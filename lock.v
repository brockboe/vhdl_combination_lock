==> flow/design.v <==
`timescale 1ns / 1ps
module lockFSM(
input				i_clk,		
input	 [4:0]	Switch,	
output [7:0]	LED			
);	
	parameter	s_idle		= 2'b00;	
	parameter	s_correct	= 2'b01;	
	parameter	s_complete	= 2'b10;	
	parameter	s_codeset	= 2'b11;	
	parameter	on_LED		= 8'hFF;
	parameter	off_LED		= 8'h00;
	reg [1:0]	state			= 2'b11;	
   reg [1:0]	code_index	= 2'b00;	
   reg [7:0] 	code [0:3];				
	reg [7:0]	LED;
always @(posedge i_clk) 				
	begin
	case(state)
		s_codeset :
			begin
				code[0] = 4'hE;			
				code[1] = 4'hD;			
				code[2] = 4'hB;
				code[3] = 4'h7;
				state <= s_idle;
			end
		s_idle :								
			begin
				if (Switch == code[code_index])	
					begin
						state <= s_correct;
					end
				else if (Switch == (4'hF))	
					begin
						state <= s_idle;
					end
				else if (Switch == code[0])	
					begin
						code_index <= 0;
						state <= s_correct;
					end
				else								
					begin
						code_index <= 0;
						state <= s_idle;
						LED <= 8'h00;
					end
			end
		s_correct :							
			begin		
				LED <= LED |	(code_index == 0 ? 8'd4 :
									 code_index == 1 ? 8'd8 :
									 code_index == 2 ? 8'd16 :
									 code_index == 3 ? 8'd32 : LED);
				if (Switch == code[code_index])	
					begin
						state 								<= s_correct;
					end
				else if (Switch == (4'hF))		
					begin
						code_index <= code_index + 1;
						if (code_index < 3)			
							begin
								state <= s_idle;	
							end
						else
							state <= s_complete;
					end
				else if (Switch == code[0])
					begin
						code_index <= 0;
						state <= s_correct;
					end
				else							
					begin
						state <= s_idle;
						code_index <= 0;
					end
			end
		s_complete :					
			begin
				if((Switch == (4'hF))||(Switch == code[3]))
					begin
						LED <= on_LED;	
						state <= s_complete;
					end
				else
					begin	
						state <= s_idle;
						code_index <= 0;
						LED <= off_LED;
					end
			end
		default :
		        state <= s_idle;
	endcase
end 
endmodule
module blink(
input					blink_clk,
input 	[7:0]	 	complete,
output 	[7:0] 	out  
);
	parameter 	PERIOD	= 250000;
	reg			state		= 1'b0;
	parameter	s_on		= 1'b1;
	parameter	s_off		= 1'b0;
	reg	[7:0]	out;
	always @(posedge blink_clk)
		begin
			case (state)
					s_on :
						begin		
							out <= 8'h01;
							repeat (8)
								begin
									out <= out + out;
									if (complete == 8'h00)
										begin
											state <= s_off;
										end
								end
							state <= s_on;
						end
					s_off :
						begin
							out <= 8'h00;
							if (complete)
							begin
								state <= s_on;
							end
						end
				endcase
		end
endmodule
== From RTL to reports: lockFSM ==
What the tools print for lockFSM, step after step.
Line numbers count from 1 in the design file above.
Library cell names are shortened.
The mark n/a stands for no value.

* Top module: lockFSM
* Clock: i_clk
* Cell library: sky130hd
* Corner: tt_025C_1v80

== After elaboration ==
Yosys after proc, flatten, opt, wreduce and memory -nomap, before mapping. Print and check cells are not counted. Equal cells are merged and count once.

* Register bits after elaboration: 12

* Bitwise logic cells: 1
* $add $sub $neg: 1
* Muxes and demuxes: 26
* Reduce/logical cells: 6
* Equality and inequality tests: 16
* $lt $le $gt $ge: 1

{| class="wikitable"
|+ Operators with widths
! cell !! number
|-
| 8-bit two-way mux || 10
|-
| 8-bit case mux with 4-bit select || 1
|-
| 8-bit case mux with 3-bit select || 1
|-
| 2-bit two-way mux || 9
|-
| 5-bit by 8-bit equality test with 1-bit output || 2
|-
| 2-bit != test with constant B || 5
|-
| 5-bit by 4-bit equality test with 1-bit output with constant B || 2
|-
| 2-bit equality test with constant B || 4
|-
| 8-bit OR || 1
|-
| 2-bit case mux with 4-bit select || 1
|-
| 2-bit case mux with 3-bit select || 1
|-
| 5-bit by 3-bit equality test with 1-bit output with constant B || 1
|-
| 5-bit AND reduction || 1
|-
| 2-bit by 1-bit equality test with 1-bit output with constant B || 2
|-
| 2-bit zero test || 2
|-
| 4-bit AND reduction || 1
|-
| 3-bit nonzero test || 1
|-
| 1-bit two-way mux || 3
|-
| 2-bit by 1-bit adder with 2-bit output with constant B || 1
|-
| 2-bit less-than comparator with constant B || 1
|-
| 1-bit logical OR || 1
|}

== Depth ==
Depth = most cells in a row (Yosys ltp): at word level without a register or memory, in the mapped netlist without a sequential cell, where the memories' decode and read muxes count.

* Depth in word-level cells: 7
* ABC_AREA: 1
* Gate-level depth with buffers: 10
* Gate-level depth less buffers: 10

== Netlist ==
The flow's flattened synthesis, as Yosys stat reports it; memories are mapped. The netlist is that of the ABC_AREA named above (0 if unset); the other value can give another one.
The area totals of this step are shown rounded.

{| class="wikitable"
|+ Cell types
! type !! number !! total area (sq um)
|-
| edfxtp_1 || 10 || 300.288
|-
| ha_1 || 10 || 125.12
|-
| nand2_1 || 18 || 67.565
|-
| inv_1 || 16 || 60.058
|-
| a21oi_1 || 9 || 45.043
|-
| dfxtp_1 || 2 || 40.038
|-
| nor2_1 || 9 || 33.782
|-
| o21ai_0 || 5 || 25.024
|-
| nand3_1 || 3 || 15.014
|-
| nand4_2 || 1 || 12.512
|-
| nor2_2 || 2 || 12.512
|-
| nand3_2 || 1 || 10.01
|-
| a21oi_2 || 1 || 8.758
|-
| xor2_1 || 1 || 8.758
|-
| buf_2 || 1 || 5.005
|}

* Flip-flops: 12
* Cell area after synthesis: 0.00077 sq mm
* Mapped cells: 89
* Buffers: 1

== Path before layout ==
Source: OpenSTA report_checks on the synthesized netlist (no wires, ideal clock, input and output delay 20% of the period each), path of least setup slack; recovery checks are left aside. Register names are those of the netlist, which keeps one name where synthesis merged equal registers.

* Path type: register -> register
* Start point: register code_index[0]
* End point: register LED[0]
* Required time: 3.005 ns
* Path slack: 1.509 ns
* Path delay: 1.871 ns
* Arrival: 1.496 ns
* Library setup time: 0.375 ns
* Period: 3.38 ns
* Driving pins on the path: 8
* Synthesis period reached: 1.871 ns

"path delay" = arrival - input delay + setup time.
"driving pins on the path": output pins that drive a net of the path, with the launching flip-flop's if there is one; two outputs of one cell count as two.
"synthesis period reached" = period - worst setup slack (recovery checks aside). The figure is calculated, with input and output delays left at 20% of the set period.
The rows between start and end are the longest chain of elaborated cells between them; the timing report does not say that the signal goes this way. Where chains are equally long, one stands for them.
A line is the first line of the expression or statement that the cell stems from. Yosys adds cells for indexed reads and writes and turns some case tables into memories.
At most two assigning lines are given for a register; there are more.
The path ends at the enable pin of a flip-flop; only ways to that pin are counted.

* Cell sequence: edfxtp_1 inv_1 ha_1 o21ai_0 nor2_1 nand3_1 nand2_1 a21oi_1
* Cells in the longest elaborated chain: 6
* Elaborated cells between the ends (all ways): 9
* Classes of those cells: eq/ne: 5; mux: 2; reduce/logical: 2

{| class="wikitable"
|+ Ends and longest elaborated chain, after synthesis
! what !! RTL line !! source
|-
| start, declared || 14 || <nowiki>reg [1:0] code_index = 2'b00;</nowiki>
|-
| start, assigned || 40 || <nowiki>code_index <= 0;</nowiki>
|-
| start, assigned || 62 || <nowiki>code_index <= code_index + 1;</nowiki>
|-
| 2-bit equality test || 30 || <nowiki>if (Switch == code[code_index])</nowiki>
|-
| 8-bit case mux with 4-bit select || 30 ||
|-
| 8-bit two-way mux || 19 || <nowiki>case(state)</nowiki>
|-
| 5-bit by 8-bit equality test with 1-bit output || 30 ||
|-
| 2-bit != test || n/a ||
|-
| 4-bit AND reduction || n/a ||
|-
| end, assigned || 52 || <nowiki>LED <= LED | (code_index == 0 ? 8'd4 :</nowiki>
|-
| end, assigned || 85 || <nowiki>LED <= on_LED;</nowiki>
|-
| end, declared || 5 || <nowiki>output [7:0] LED</nowiki>
|}

Record of 2 stored runs of the RTL-to-layout flow on lockFSM, platform sky130hd. The runs are unordered. Constraints: input delay and output delay 20% of the set period each, output load 0.01 pF.

=== Run 1 ===
{| class="wikitable"
! Setting !! Value
|-
| period_ns || 2.02
|-
| CORE_UTILIZATION || 63
|-
| SETUP_SLACK_MARGIN || -0.2
|-
| PLACE_DENSITY || 0.48
|-
| CORE_MARGIN || 8
|-
| CELL_PAD_IN_SITES_GLOBAL_PLACEMENT || 1
|-
| ABC_AREA || 1
|-
| GPL_TIMING_DRIVEN || 0
|-
| CAP_MARGIN || 20
|-
| MIN_ROUTING_LAYER || met1
|-
| MAX_ROUTING_LAYER || met4
|-
| SLEW_MARGIN || 20
|}
Stopped before the end: placement reported GPL-0301.

=== Run 2 ===
{| class="wikitable"
! Setting !! Value
|-
| period_ns || 3.84
|-
| CORE_UTILIZATION || 54
|-
| PLACE_DENSITY_LB_ADDON || 0.17
|-
| HOLD_SLACK_MARGIN || 0.03
|-
| CORE_ASPECT_RATIO || 1.9
|-
| CTS_CLUSTER_DIAMETER || 106
|-
| SLEW_MARGIN || 10
|-
| MAX_ROUTING_LAYER || met5
|-
| CAP_MARGIN || 20
|-
| CORE_MARGIN || 2
|}
Stopped before the end: floorplanning reported PDN-0185.
